==> flow/design.v <==
module DAC_7SEG_LCD_XCS75(
    input clk,                
    input rst_n,              
    input [11:0] key,         
    output reg [7:0] DAC_D,   
    output reg DAC_WRN,       
    output reg DAC_A_B,       
    output [6:0] seg,         
    output [7:0] seg_sel,     
    output [7:0] lcd_data,    
    output lcd_rs, lcd_rw, lcd_e  
);
    reg [7:0] dac_input;
    always @(posedge clk or negedge rst_n) begin
        if(!rst_n)
            dac_input <= 8'd0;
        else begin
            if(key[1]) dac_input <= dac_input - 1;    
            if(key[3]) dac_input <= dac_input + 1;    
            if(key[4]) dac_input <= dac_input - 2;    
            if(key[6]) dac_input <= dac_input + 2;    
            if(key[7]) dac_input <= dac_input - 8;    
            if(key[9]) dac_input <= dac_input + 8;    
        end
    end
    reg [15:0] cnt;
    always @(posedge clk or negedge rst_n) begin
        if(!rst_n) begin
            DAC_WRN <= 1'b1;
            DAC_D   <= 8'd0;
            cnt <= 0;
        end else begin
            cnt <= cnt + 1;
            if(cnt == 16'd1000) begin
                DAC_D   <= dac_input;
                DAC_WRN <= 1'b0;      
            end 
            else if(cnt == 16'd2000) begin
                DAC_WRN <= 1'b1;      
                cnt <= 0;
            end
        end
    end
    wire [3:0] tens = dac_input / 10;
    wire [3:0] ones = dac_input % 10;
    wire [6:0] seg_tens, seg_ones;
    seg7_decoder U1 (.bin(tens), .seg(seg_tens));
    seg7_decoder U2 (.bin(ones), .seg(seg_ones));
    assign seg_sel = 8'b11111100;
    assign seg = seg_ones;   
    lcd_display U3(
        .clk(clk),
        .rst_n(rst_n),
        .dac_value(dac_input),
        .lcd_data(lcd_data),
        .lcd_rs(lcd_rs),
        .lcd_rw(lcd_rw),
        .lcd_e(lcd_e)
    );
endmodule
module lcd_display(
    input clk,
    input rst_n,
    input [7:0] dac_value,
    output reg [7:0] lcd_data,
    output reg lcd_rs,
    output reg lcd_rw,
    output reg lcd_e
);
    reg [7:0] msg [0:15];
    integer i;
    always @(posedge clk or negedge rst_n) begin
        if(!rst_n) begin
            lcd_e <= 0;
            lcd_rs <= 0;
            lcd_rw <= 0;
            lcd_data <= 8'h00;
        end else begin
            msg[0]  = "D"; msg[1]  = "A"; msg[2]  = "C"; msg[3]  = " ";
            msg[4]  = "I"; msg[5]  = "N"; msg[6]  = " "; msg[7]  = "="; msg[8]  = " ";
            msg[9]  = 8'd48 + (dac_value / 10);
            msg[10] = 8'd48 + (dac_value % 10);
        end
    end
endmodule
module seg7_decoder(
    input [3:0] bin,
    output reg [6:0] seg
);
always @(*) begin
    case(bin)
        4'h0: seg = 7'b1000000;
        4'h1: seg = 7'b1111001;
        4'h2: seg = 7'b0100100;
        4'h3: seg = 7'b0110000;
        4'h4: seg = 7'b0011001;
        4'h5: seg = 7'b0010010;
        4'h6: seg = 7'b0000010;
        4'h7: seg = 7'b1111000;
        4'h8: seg = 7'b0000000;
        4'h9: seg = 7'b0010000;
        default: seg = 7'b1111111;
    endcase
end
endmodule
# Step by step through the tools: DAC_7SEG_LCD_XCS75
# The steps from the RTL of DAC_7SEG_LCD_XCS75 to its reports follow in flow order.
# Line numbers count from 1 in the design file above.
# A cell with n/a has no value.
# design
design	DAC_7SEG_LCD_XCS75
clock	clk
cell_library	sky130hd
corner	tt_025C_1v80

# Word level
# Counts by Yosys on the flattened word-level netlist (proc, flatten, opt, wreduce). Print and check cells are left out. Cells with the same type and inputs are merged into one.
# Yosys's memory passes give these memory sizes; they may raise the number of words (mostly to a power of two), join words into wider ones and drop unused or constant bits.
# bits
output_inout_bits	36
n_memories	1
regBits	33
rom_bits	112
in_bits	14
# classes
mux	10
n_addsub	7
reduce_and_logical	2
eq_ne	2
div_mod_pow	1
# memory_table
memory	size	word_bits	rd	write_ports	line_no	source
(no name shown)	16	7	1	0	91	case(bin)
# op_table
cell	count
modulo 8 x 4 -> 32 bit with constant B	1
two-way mux 8 bit	6
two-way mux 16 bit	2
adder 16 x 1 -> 16 bit with constant B	1
equality test 16 x 10 -> 1 bit with constant B	1
equality test 16 x 11 -> 1 bit with constant B	1
adder 8 x 1 -> 8 bit with constant B	1
subtractor 8 x 1 -> 8 bit with constant B	1
adder 8 x 2 -> 8 bit with constant B	1
subtractor 8 x 2 -> 8 bit with constant B	1
adder 8 x 4 -> 8 bit with constant B	1
subtractor 8 x 4 -> 8 bit with constant B	1
nonzero test 6 bit	1
nonzero test 2 bit	1
two-way mux 1 bit	2

# Depth
# Depth = most cells in a row (Yosys ltp): at word level without a register or memory, in the mapped netlist without a sequential cell, where the memories' decode and read muxes count.
# depth
ltp_word	7
abc_area	1
mapped_depth	37
depth_no_buf	36

# Netlist
# Yosys stat after the flow's synthesis: flattened, memories mapped to cells. It holds for the ABC_AREA given above (unset counts as 0); a run with the other value may have another netlist.
# types
cell_type	count	area_total_um2
sky130_fd_sc_hd__dfrtp_1	32	800.768
sky130_fd_sc_hd__nand2_1	113	424.157
sky130_fd_sc_hd__ha_1	19	237.728
sky130_fd_sc_hd__inv_1	57	213.955
sky130_fd_sc_hd__nor2_1	53	198.941
sky130_fd_sc_hd__nand3_1	39	195.187
sky130_fd_sc_hd__xor2_1	19	166.41
sky130_fd_sc_hd__buf_4	22	165.158
sky130_fd_sc_hd__o21ai_0	32	160.154
sky130_fd_sc_hd__nand2_2	21	131.376
sky130_fd_sc_hd__nand3_2	11	110.106
sky130_fd_sc_hd__nor2_8	5	100.096
sky130_fd_sc_hd__a21oi_1	19	95.091
sky130_fd_sc_hd__nand4_1	13	81.328
sky130_fd_sc_hd__nand2_4	6	67.565
sky130_fd_sc_hd__nor2_4	6	67.565
sky130_fd_sc_hd__nor3_1	13	65.062
sky130_fd_sc_hd__nand3_4	3	52.55
# Not listed: further types 30, cells in them 65.
# synth_totals
cells	548
flip_flops	33
mapped_area_um2	3831.2

# Worst setup path after synthesis
# OpenSTA on the mapped netlist: ideal clock, no wires. The path of least setup slack (recovery checks aside). Input and output delay are each 20% of the period. Register names are those of the netlist, which keeps one name where synthesis merged equal registers.
# synth_path
kind	register to output
from	register dac_input[1]
to	output seg[3]
path_stages	35
period_ps	12700
t_required_ps	10160
out_delay_ps	2540
delay_ps	4359
path_slack_ps	5801
arrival_time_ps	4359
synth_period_reached_ps	6899
# "delay_ps" = arrival - input delay + setup time.
# At an output port there is no setup time.
# "path_stages" counts driving pins, that of a launching flip-flop among them; a cell with two outputs on the path counts twice.
# "synth_period_reached_ps" = period - worst setup slack (recovery checks aside). The figure is calculated, with input and output delays left at 20% of the set period.
# Between the ends stands the longest chain of elaborated cells between them, by number of cells; it is not shown to be the way that was timed. Of several equally long chains one is given.
# Each line given opens the expression or statement behind the cell; cells for indexed reads and writes are added by Yosys, which also makes memories of some case tables.
# A memory read counts as a cell of the chain, while the word-level depth stops at memories.
# A register here has more assigning lines than the two given.
# synth_via
cell_sequence	sky130_fd_sc_hd__dfrtp_1 -> sky130_fd_sc_hd__inv_1 -> sky130_fd_sc_hd__buf_2 -> sky130_fd_sc_hd__ha_1 -> sky130_fd_sc_hd__inv_1 -> sky130_fd_sc_hd__nand2_1 -> sky130_fd_sc_hd__nor2_1 -> sky130_fd_sc_hd__nor2_1 -> sky130_fd_sc_hd__ha_1 -> sky130_fd_sc_hd__o21ai_1 -> sky130_fd_sc_hd__nand2_1 -> sky130_fd_sc_hd__nor2_1 -> sky130_fd_sc_hd__nand2_1 -> sky130_fd_sc_hd__nor2_2 -> sky130_fd_sc_hd__nand3_2 -> sky130_fd_sc_hd__nand2_1 -> sky130_fd_sc_hd__nor2_4 -> sky130_fd_sc_hd__nand3_4 -> sky130_fd_sc_hd__nand2_2 -> sky130_fd_sc_hd__nand2_2 -> sky130_fd_sc_hd__inv_2 -> sky130_fd_sc_hd__nand2_4 -> sky130_fd_sc_hd__nand2_1 -> sky130_fd_sc_hd__or2_0 -> sky130_fd_sc_hd__nand3_1 -> sky130_fd_sc_hd__nand2_2 -> sky130_fd_sc_hd__nor2_4 -> sky130_fd_sc_hd__nand4_1 -> sky130_fd_sc_hd__nand2_4 -> sky130_fd_sc_hd__inv_1 -> sky130_fd_sc_hd__ha_1 -> sky130_fd_sc_hd__nand3_1 -> sky130_fd_sc_hd__nand2_1 -> sky130_fd_sc_hd__nand2_1 -> sky130_fd_sc_hd__nand2_1
elab_chain_len	2
cells_between	2
classes_between	1 x div; 1 x memory
# synth_rtl
element	line_no	source
start, declared	13	reg [7:0] dac_input;
start, assigned	18	if(key[1]) dac_input <= dac_input - 1;
start, assigned	19	if(key[3]) dac_input <= dac_input + 1;
modulo 8 x 4 -> 32 bit	45	wire [3:0] ones = dac_input % 10;
memory read (16 x 7 bit)	91	case(bin)
end, declared	8	output [6:0] seg,

# Timing after layout
# From the final timing report of flow run A: the path of least setup slack in the routed layout; clock arrival at registers is part of the times.
# The path's times are printed in steps of 10 ps; the period is the one set.
# layout_path
kind	register to output
from	register dac_input[1]
to	output seg[3]
out_delay_ps	2620
arrival_time_ps	6000
period_ps	13100
t_required_ps	10480
path_slack_ps	4480
path_stages	35
# Between the ends stands the longest chain of elaborated cells between them, by number of cells; it is not shown to be the way that was timed. Of several equally long chains one is given.
# A memory read counts as a cell of the chain, while the word-level depth stops at memories.
# A register here has more assigning lines than the two given.
# layout_via
cell_sequence	sky130_fd_sc_hd__dfrtp_1 -> sky130_fd_sc_hd__inv_1 -> sky130_fd_sc_hd__buf_2 -> sky130_fd_sc_hd__ha_1 -> sky130_fd_sc_hd__inv_1 -> sky130_fd_sc_hd__nand2_1 -> sky130_fd_sc_hd__nor2_1 -> sky130_fd_sc_hd__nor2_1 -> sky130_fd_sc_hd__ha_1 -> sky130_fd_sc_hd__o21ai_1 -> sky130_fd_sc_hd__nand2_1 -> sky130_fd_sc_hd__nor2_1 -> sky130_fd_sc_hd__nand3_2 -> sky130_fd_sc_hd__nand3_4 -> sky130_fd_sc_hd__nand2_2 -> sky130_fd_sc_hd__nand2_1 -> sky130_fd_sc_hd__inv_2 -> sky130_fd_sc_hd__nand2_2 -> sky130_fd_sc_hd__nand4_1 -> sky130_fd_sc_hd__nand2_2 -> sky130_fd_sc_hd__nor2_1 -> sky130_fd_sc_hd__nand2_1 -> sky130_fd_sc_hd__nand4_4 -> sky130_fd_sc_hd__nand2_1 -> sky130_fd_sc_hd__nand2_1 -> sky130_fd_sc_hd__nor2_2 -> sky130_fd_sc_hd__nand4_1 -> sky130_fd_sc_hd__nand2_4 -> sky130_fd_sc_hd__inv_1 -> sky130_fd_sc_hd__ha_1 -> sky130_fd_sc_hd__nand3_1 -> sky130_fd_sc_hd__nand2_1 -> sky130_fd_sc_hd__nand2_1 -> sky130_fd_sc_hd__nand2_1 -> sky130_fd_sc_hd__clkdlybuf4s50_1
elab_chain_len	2
cells_between	2
classes_between	1 x div; 1 x memory
# layout_rtl
element	line_no	source
start, declared	13	reg [7:0] dac_input;
start, assigned	18	if(key[1]) dac_input <= dac_input - 1;
start, assigned	19	if(key[3]) dac_input <= dac_input + 1;
modulo 8 x 4 -> 32 bit	45	wire [3:0] ones = dac_input % 10;
memory read (16 x 7 bit)	91	case(bin)
end, declared	8	output [6:0] seg,

# Measured data: module DAC_7SEG_LCD_XCS75, platform sky130hd, 2 stored runs of the flow under differing settings, order arbitrary. Input and output delays are each 20% of the period that was set; the output load is 0.01 pF.
# "timing.achieved_period_ps" = clock period - worst setup slack. The figure is calculated, with input and output delays left at 20% of the set period.
# "worstPathTime_ps" means the part of the period allowed to the worst setup path (the constraints hold back 20% at inputs and 20% at outputs) less its slack; where the path has registers, the arrival times of their clocks count too.
# "worstPathTime_ps" is known to 10 ps.
# A setting shown as -- is not set for that run.
name,flow run A,flow run B
period_ns,13.1,11.7
CORE_UTILIZATION,19,70
SETUP_SLACK_MARGIN,-0.67,1.53
PLACE_DENSITY_LB_ADDON,0.17,0.08
CORE_MARGIN,9,6
CELL_PAD_IN_SITES_DETAIL_PLACEMENT,1,0
TNS_END_PERCENT,50,65
ABC_AREA,1,1
GPL_TIMING_DRIVEN,0,--
CAP_MARGIN,10,20
MIN_ROUTING_LAYER,met2,--
SLEW_MARGIN,20,20
HOLD_SLACK_MARGIN,--,0.07
CORE_ASPECT_RATIO,--,0.71
CTS_CLUSTER_DIAMETER,--,186
timing.achieved_period_ps,8616,8486
worstPathTime_ps,6000,6150
critical_path_kind,register to output,register to output
ws_setup_ps,4484,3214
yosys.chip_area_um2,3831.2,3831.2
dieArea_um2,25600.0,7418.6
fin_tns_ps,0,0
final_cell_area_um2,4625.7,4129.0
